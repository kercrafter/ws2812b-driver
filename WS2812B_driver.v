==> flow/design.v <==
`default_nettype none
module NRZ_sequence #(
    parameter DURATION_CLK_COUNTS = 62,
    parameter CODE_0_HIGH_DURATION_CLK_COUNTS = 19,
    parameter CODE_1_HIGH_DURATION_CLK_COUNTS = 39
)(
    input  wire clk,
    input  wire reset,
    input  wire trigger,
    input  wire bit_to_code,
    output reg  seq = 1'b0
);
    reg [$clog2(DURATION_CLK_COUNTS)-1:0] step = 0;
    always @(posedge clk) begin
        if (reset) begin
            step <= 0;
        end else begin
          if (trigger == 1'b1)
              step <= 0;
          else if (step != DURATION_CLK_COUNTS)
              step <= step + 1'd1;
        end
    end
    always @(*) begin
        if ((bit_to_code == 1'b0 && step <= CODE_0_HIGH_DURATION_CLK_COUNTS) ||
            (bit_to_code == 1'b1 && step <= CODE_1_HIGH_DURATION_CLK_COUNTS))
            seq = 1'b1;
        else
            seq = 1'b0;
    end
endmodule
`default_nettype none
module WS2812B_driver #(
    parameter MAX_POS = 16
)(
    input  wire clk,
    input  wire reset,
    output reg  leds_line = 1'b0,
    input  wire update_frame,
    output reg [$clog2(MAX_POS)-1:0] program_led_number = 0,
    input  wire [7:0] program_red_intensity,
    input  wire [7:0] program_blue_intensity,
    input  wire [7:0] program_green_intensity
);
    localparam [5:0] step_max = 62;
    localparam [11:0] reset_step_max = 2600;
    localparam [4:0] bit_proceed_max = 23;
    localparam [1:0] WaitTrigger = 2'b00;
    localparam [1:0] SendLEDsData = 2'b01;
    localparam [1:0] ValidateSeq = 2'b10;
    localparam [1:0] WaitTriggerRelease = 2'b11;
    reg [5:0] step = 0;
    reg [4:0] bit_proceed = 0;
    reg [11:0] reset_step = 0;
    reg [1:0] stage = WaitTrigger;
    reg seq_trigger;
    reg seq_bit_to_code;
    wire seq_line;   
    wire [23:0] data_concat = {program_green_intensity, program_red_intensity, program_blue_intensity};
    NRZ_sequence #(
        .DURATION_CLK_COUNTS(62),
        .CODE_1_HIGH_DURATION_CLK_COUNTS(39),
        .CODE_0_HIGH_DURATION_CLK_COUNTS(19)
    ) NRZ_sequence_inst (
        .clk(clk),
        .reset(reset),
        .trigger(seq_trigger),
        .bit_to_code(seq_bit_to_code),
        .seq(seq_line)    
    );
    always @(posedge clk) begin
        if (reset) begin
            seq_trigger <= 1'b0;
            seq_bit_to_code <= 0;
            stage <= WaitTrigger;
            step <= 0;
            bit_proceed <= 0;
            reset_step <= 0;
            leds_line <= 0;
        end else begin
          leds_line <= seq_line;
          case (stage)
              WaitTrigger: begin
                  if (update_frame == 1'b1) begin
                      seq_trigger <= 1'b1;
                      seq_bit_to_code <= data_concat[bit_proceed_max - bit_proceed];
                      stage <= SendLEDsData;
                  end else begin
                      seq_trigger <= 1'b0;
                  end
              end
              SendLEDsData: begin
                  if (seq_trigger == 1'b1)
                      seq_trigger <= 1'b0;
                  if (step == step_max) begin
                      step <= 0;
                      if (bit_proceed == bit_proceed_max) begin
                          bit_proceed <= 0;
                          if (program_led_number == MAX_POS - 1) begin
                              program_led_number <= 0;
                              stage <= ValidateSeq;
                          end else begin
                              program_led_number <= program_led_number + 1'd1;
                              seq_bit_to_code <= data_concat[bit_proceed_max];
                              seq_trigger <= 1'b1;
                          end
                      end else begin
                          seq_trigger <= 1'b1;
                          bit_proceed <= bit_proceed + 1'd1;
                          seq_bit_to_code <= data_concat[bit_proceed_max - (bit_proceed + 1)];
                      end
                  end else begin
                      step <= step + 1'd1;
                  end
              end
              ValidateSeq: begin
                  if (reset_step == reset_step_max) begin
                      stage <= WaitTriggerRelease;
                      seq_trigger <= 1'b0;
                      reset_step <= 0;
                  end else begin
                      reset_step <= reset_step + 1'd1;
                  end
              end
              WaitTriggerRelease: begin
                  if (update_frame == 1'b0)
                      stage <= WaitTrigger;
              end
          endcase
      end
    end
endmodule
From RTL to reports: WS2812B_driver
The steps from the RTL of WS2812B_driver to its reports follow in flow order. Lines are those of the file above, counted from 1. Library cell names are shortened. The mark n/a stands for no value.

Design top: WS2812B_driver. Clock: clk. Standard-cell library: sky130hd. Timing corner: tt_025C_1v80.

Elaborated design
Source: Yosys, flattened and elaborated, memories not mapped. Widths are those after wreduce. Registers that Yosys merges into a memory's read port (data or address) are not register bits. Print and check cells do not count.

The entry for register bits reads 38. For input port bits the number is 27. The figure for output and inout bits is 5. The entry for cells after elaboration reads 73.

Add/subtract/negate cells: 8. Magnitude comparators: 2. For equal/unequal tests the number is 15. The entry for shifts and indexed selects reads 2. For muxes and demuxes the number is 22. The entry for bitwise gates (word level) reads 2. For reductions and logical operators the number is 13.

Operators by type and width (count): indexed select 24 x 5 -> 1 bit (1); indexed select 24 x 7 -> 1 bit (1); adder 12 x 1 -> 12 bit with constant B (1); == test 12 bit with constant B (1); inequality test 2 bit with constant B (6); adder 6 x 1 -> 6 bit with constant B (2); 2-to-1 mux 12 bit (1); 2-to-1 mux 2 bit (6); 2-to-1 mux 1 bit (10); AND reduction 4 bit (2); case mux 2 bit (select 4 bit) (1); subtractor 5 x 6 -> 7 bit with constant A (1); AND reduction 7 bit (1); adder 5 x 1 -> 6 bit with constant B (1); <= comparator 6 x 5 -> 1 bit with constant B (1); <= comparator 6 bit with constant B (1); == test 6 bit with constant B (1); inequality test 6 bit with constant B (1); 2-to-1 mux 6 bit (1); adder 5 x 1 -> 5 bit with constant B (1); subtractor 5 bit with constant A (1); == test 5 bit with constant B (1); 2-to-1 mux 5 bit (1); == test 2 bit with constant B (2); AND reduction 2 bit (2); adder 4 x 1 -> 4 bit with constant B (1); == test 4 bit with constant B (1); nonzero test 4 bit (1).

Other operator kinds: 11; their cells: 13.

Logic depth
Yosys ltp: most cells in a row. Word level: on the elaborated netlist, between registers, memories and ports. Mapped: between sequential cells and ports; inverters and the memories' decode and read muxes count.

The figure for depth after elaboration is 6. ABC_AREA: 0. Gate-level depth with buffers: 9. Under gate-level depth less buffers stands 7.

Netlist
Source: synth_stat.txt of the flow (Yosys; design flattened, memories mapped). It holds for the ABC_AREA given above (unset counts as 0); a run with the other value may have another netlist.

The figure for cell count is 276. Cell area after synthesis: 2533.7 µm². The figure for sequential area is 800.8 µm². Flip-flop cells: 38. The entry for buffers reads 15.

Cell types: dfxtp_1 (count 34, area in all 680.653 µm²); ha_1 (count 13, area in all 162.656 µm²); mux4_1 (count 6, area in all 157.651 µm²); edfxtp_1 (count 4, area in all 120.115 µm²); nor2_1 (count 32, area in all 120.115 µm²); xor2_1 (count 11, area in all 96.342 µm²); mux2_2 (count 8, area in all 90.086 µm²); a21oi_1 (count 14, area in all 70.067 µm²); mux4_2 (count 3, area in all 67.565 µm²); xnor2_1 (count 7, area in all 61.309 µm²); inv_1 (count 15, area in all 56.304 µm²); nand2_1 (count 15, area in all 56.304 µm²); nand3_1 (count 9, area in all 45.043 µm²); nor4_1 (count 7, area in all 43.792 µm²); mux2i_1 (count 4, area in all 40.038 µm²); a211oi_1 (count 5, area in all 37.536 µm²); nand4_1 (count 6, area in all 37.536 µm²); nor3_1 (count 7, area in all 35.034 µm²).

Not listed: further types 38, cells in them 76. The figures by module come from a second, unflattened synthesis with its own total; it is not the netlist above.

For cell total of the unflattened synthesis the number is 283. The entry for area total of the unflattened synthesis reads 2471.1 µm².

Each row is one instance without its submodules.

By module: WS2812B_driver (times used 1, cells 247, area 2169.6 µm², seq. area 680.7 µm²); NRZ_sequence (times used 1, cells 36, area 301.5 µm², seq. area 120.1 µm²).

Worst setup path after synthesis
Source: OpenSTA report_checks on the synthesized netlist (no wires, ideal clock, input and output delay 20% of the period each), path of least setup slack; recovery checks are left aside. Register names are those of the netlist, which keeps one name where synthesis merged equal registers.

Path kind: register -> register. Start: reg stage[1]. End: reg program_led_number[0]. For clock period the number is 2.01 ns. Setup time: 0.379 ns. The entry for launch time at the first pin reads 0.000 ns. The figure for arrival is 1.713 ns. Under slack stands -0.082 ns. Under path delay stands 2.092 ns. Stages on the path: 7. The entry for buffers on the path reads 1. The figure for synthesis period reached is 2.092 ns.

"path delay" is the arrival time less input delay plus setup time. "stages on the path": output pins that drive a net of the path, with the launching flip-flop's if there is one; two outputs of one cell count as two. "synthesis period reached" is the clock period less the worst setup slack; recovery checks do not enter. This is arithmetic on one report: input and output delays are still those of the set period (20% each). Between the ends stands the longest chain of elaborated cells between them, by number of cells; it is not shown to be the way that was timed. Of several equally long chains one is given. Each line given opens the expression or statement behind the cell; cells for indexed reads and writes are added by Yosys, which also makes memories of some case tables. At most two assigning lines are given for a register; there are more.

Cell sequence: dfxtp_1 -> inv_1 -> ha_1 -> clkbuf_1 -> and2_1 -> nand2_1 -> nor4b_1. The figure for cells in the longest elaborated chain is 2. Under elaborated cells on any way between the ends stands 2.

RTL lines, path post-synthesis: start: declaration (RTL line 55) `reg [1:0] stage = WaitTrigger;`; start: assignment (RTL line 75) `stage <= WaitTrigger;`; start: assignment (RTL line 87) `stage <= SendLEDsData;`; == test 2 x 1 -> 1 bit (RTL line 82) `case (stage)`; AND reduction 4 bit; end: assignment (RTL line 100) `program_led_number <= 0;`; end: assignment (RTL line 103) `program_led_number <= program_led_number + 1'd1;`; end: declaration (RTL line 40) `output reg [$clog2(MAX_POS)-1:0] program_led_number = 0,`.

Worst path after layout
Path of least setup slack in the final report of run 2 (OpenROAD, finished layout, wires in). Where an end is a register, its clock arrival counts in the times.

Path kind: register -> register. Start: reg stage[1]. End: reg program_led_number[2]. For clock period the number is 3.6 ns. Setup time: 0.37 ns. The entry for launch time at the first pin reads 0.30 ns. The figure for arrival is 2.51 ns. Under slack stands 1.01 ns. Stages on the path: 7. The entry for buffers on the path reads 1.

Between the ends stands the longest chain of elaborated cells between them, by number of cells; it is not shown to be the way that was timed. Of several equally long chains one is given. At most two assigning lines are given for a register; there are more.

Cell sequence: dfxtp_1 -> inv_1 -> ha_1 -> clkbuf_1 -> and2_1 -> nand2_1 -> nor4b_1. The figure for cells in the longest elaborated chain is 2. Under elaborated cells on any way between the ends stands 2.

RTL lines, path post-layout: start: declaration (RTL line 55) `reg [1:0] stage = WaitTrigger;`; start: assignment (RTL line 75) `stage <= WaitTrigger;`; start: assignment (RTL line 87) `stage <= SendLEDsData;`; == test 2 x 1 -> 1 bit (RTL line 82) `case (stage)`; AND reduction 4 bit; end: assignment (RTL line 100) `program_led_number <= 0;`; end: assignment (RTL line 103) `program_led_number <= program_led_number + 1'd1;`; end: declaration (RTL line 40) `output reg [$clog2(MAX_POS)-1:0] program_led_number = 0,`.

Module WS2812B_driver, platform sky130hd: 2 stored runs of the flow (Yosys, OpenROAD) with differing settings, in no particular order. Input and output delays are each 20% of the period that was set; the output load is 0.01 pF. "worst path time" = time allowed to the worst setup path (clock period - input delay - output delay, where it has them) - its slack; a late launch clock adds to it, a late capture clock takes from it. "overall power" is the tool's figure for a default switching activity; nothing was simulated.

Files of run 1:
==> flow/run.sh <==
#!/bin/bash
# the make line also repeats the synthesis and layout settings of config.mk as NAME=value (left out here)
make -C /OpenROAD-flow-scripts/flow DESIGN_CONFIG=/design/flow/config.mk WORK_HOME=/design/flow/orfs CLKGATE_MAP_FILE= finish
==> flow/config.mk <==
export PLATFORM = sky130hd
export DESIGN_NAME = WS2812B_driver
export DESIGN_NICKNAME = WS2812B_driver
export VERILOG_FILES = /design/flow/design.v
export SDC_FILE = /design/flow/constraint.sdc
export NUM_CORES = 4
export LEC_CHECK = 0
export ABC_AREA = 0
export CAP_MARGIN = 20
export CELL_PAD_IN_SITES_DETAIL_PLACEMENT = 2
export CORE_MARGIN = 2
export CORE_UTILIZATION = 56
export CTS_CLUSTER_DIAMETER = 377
export CTS_CLUSTER_SIZE = 55
export GPL_ROUTABILITY_DRIVEN = 0
export GPL_TIMING_DRIVEN = 1
export MAX_ROUTING_LAYER = met4
export PLACE_DENSITY_LB_ADDON = 0.29
export SLEW_MARGIN = 0
export TNS_END_PERCENT = 50
==> flow/constraint.sdc <==
create_clock -name core_clock -period 3.51 [get_ports {clk}]
set_input_delay 0.7020 -clock core_clock [delete_from_list [all_inputs] [get_ports {clk}]]
set_output_delay 0.7020 -clock core_clock [all_outputs]
set_load 0.01 [all_outputs]

Outcome of run 1: no final report: placement broke off with DPL-0033.

Files of run 2:
==> flow/run.sh <==
#!/bin/bash
# the make line also repeats the synthesis and layout settings of config.mk as NAME=value (left out here)
make -C /OpenROAD-flow-scripts/flow DESIGN_CONFIG=/design/flow/config.mk WORK_HOME=/design/flow/orfs CLKGATE_MAP_FILE= finish
==> flow/config.mk <==
export PLATFORM = sky130hd
export DESIGN_NAME = WS2812B_driver
export DESIGN_NICKNAME = WS2812B_driver
export VERILOG_FILES = /design/flow/design.v
export SDC_FILE = /design/flow/constraint.sdc
export NUM_CORES = 4
export LEC_CHECK = 0
export CAP_MARGIN = 20
export CORE_ASPECT_RATIO = 1.24
export CORE_MARGIN = 6
export CORE_UTILIZATION = 66
export CTS_CLUSTER_DIAMETER = 131
export GPL_TIMING_DRIVEN = 0
export MAX_ROUTING_LAYER = met5
export PLACE_DENSITY = 0.85
export SETUP_SLACK_MARGIN = 0.63
export SLEW_MARGIN = 20
==> flow/constraint.sdc <==
create_clock -name core_clock -period 3.6 [get_ports {clk}]
set_input_delay 0.7200 -clock core_clock [delete_from_list [all_inputs] [get_ports {clk}]]
set_output_delay 0.7200 -clock core_clock [all_outputs]
set_load 0.01 [all_outputs]

Results of run 2. The standard-cell area after routing is 3005.4 µm². The overall power comes to 1.207 mW. The lowest setup slack comes to 1.007 ns. For the synthesis area the run shows 2533.7 µm². The measured utilization is 0.834. The measured worst path time is 2.59 ns. Worst setup path type: register -> register. The worst hold slack after layout reads 0.505 ns. The overall die area is 5478.5 µm².
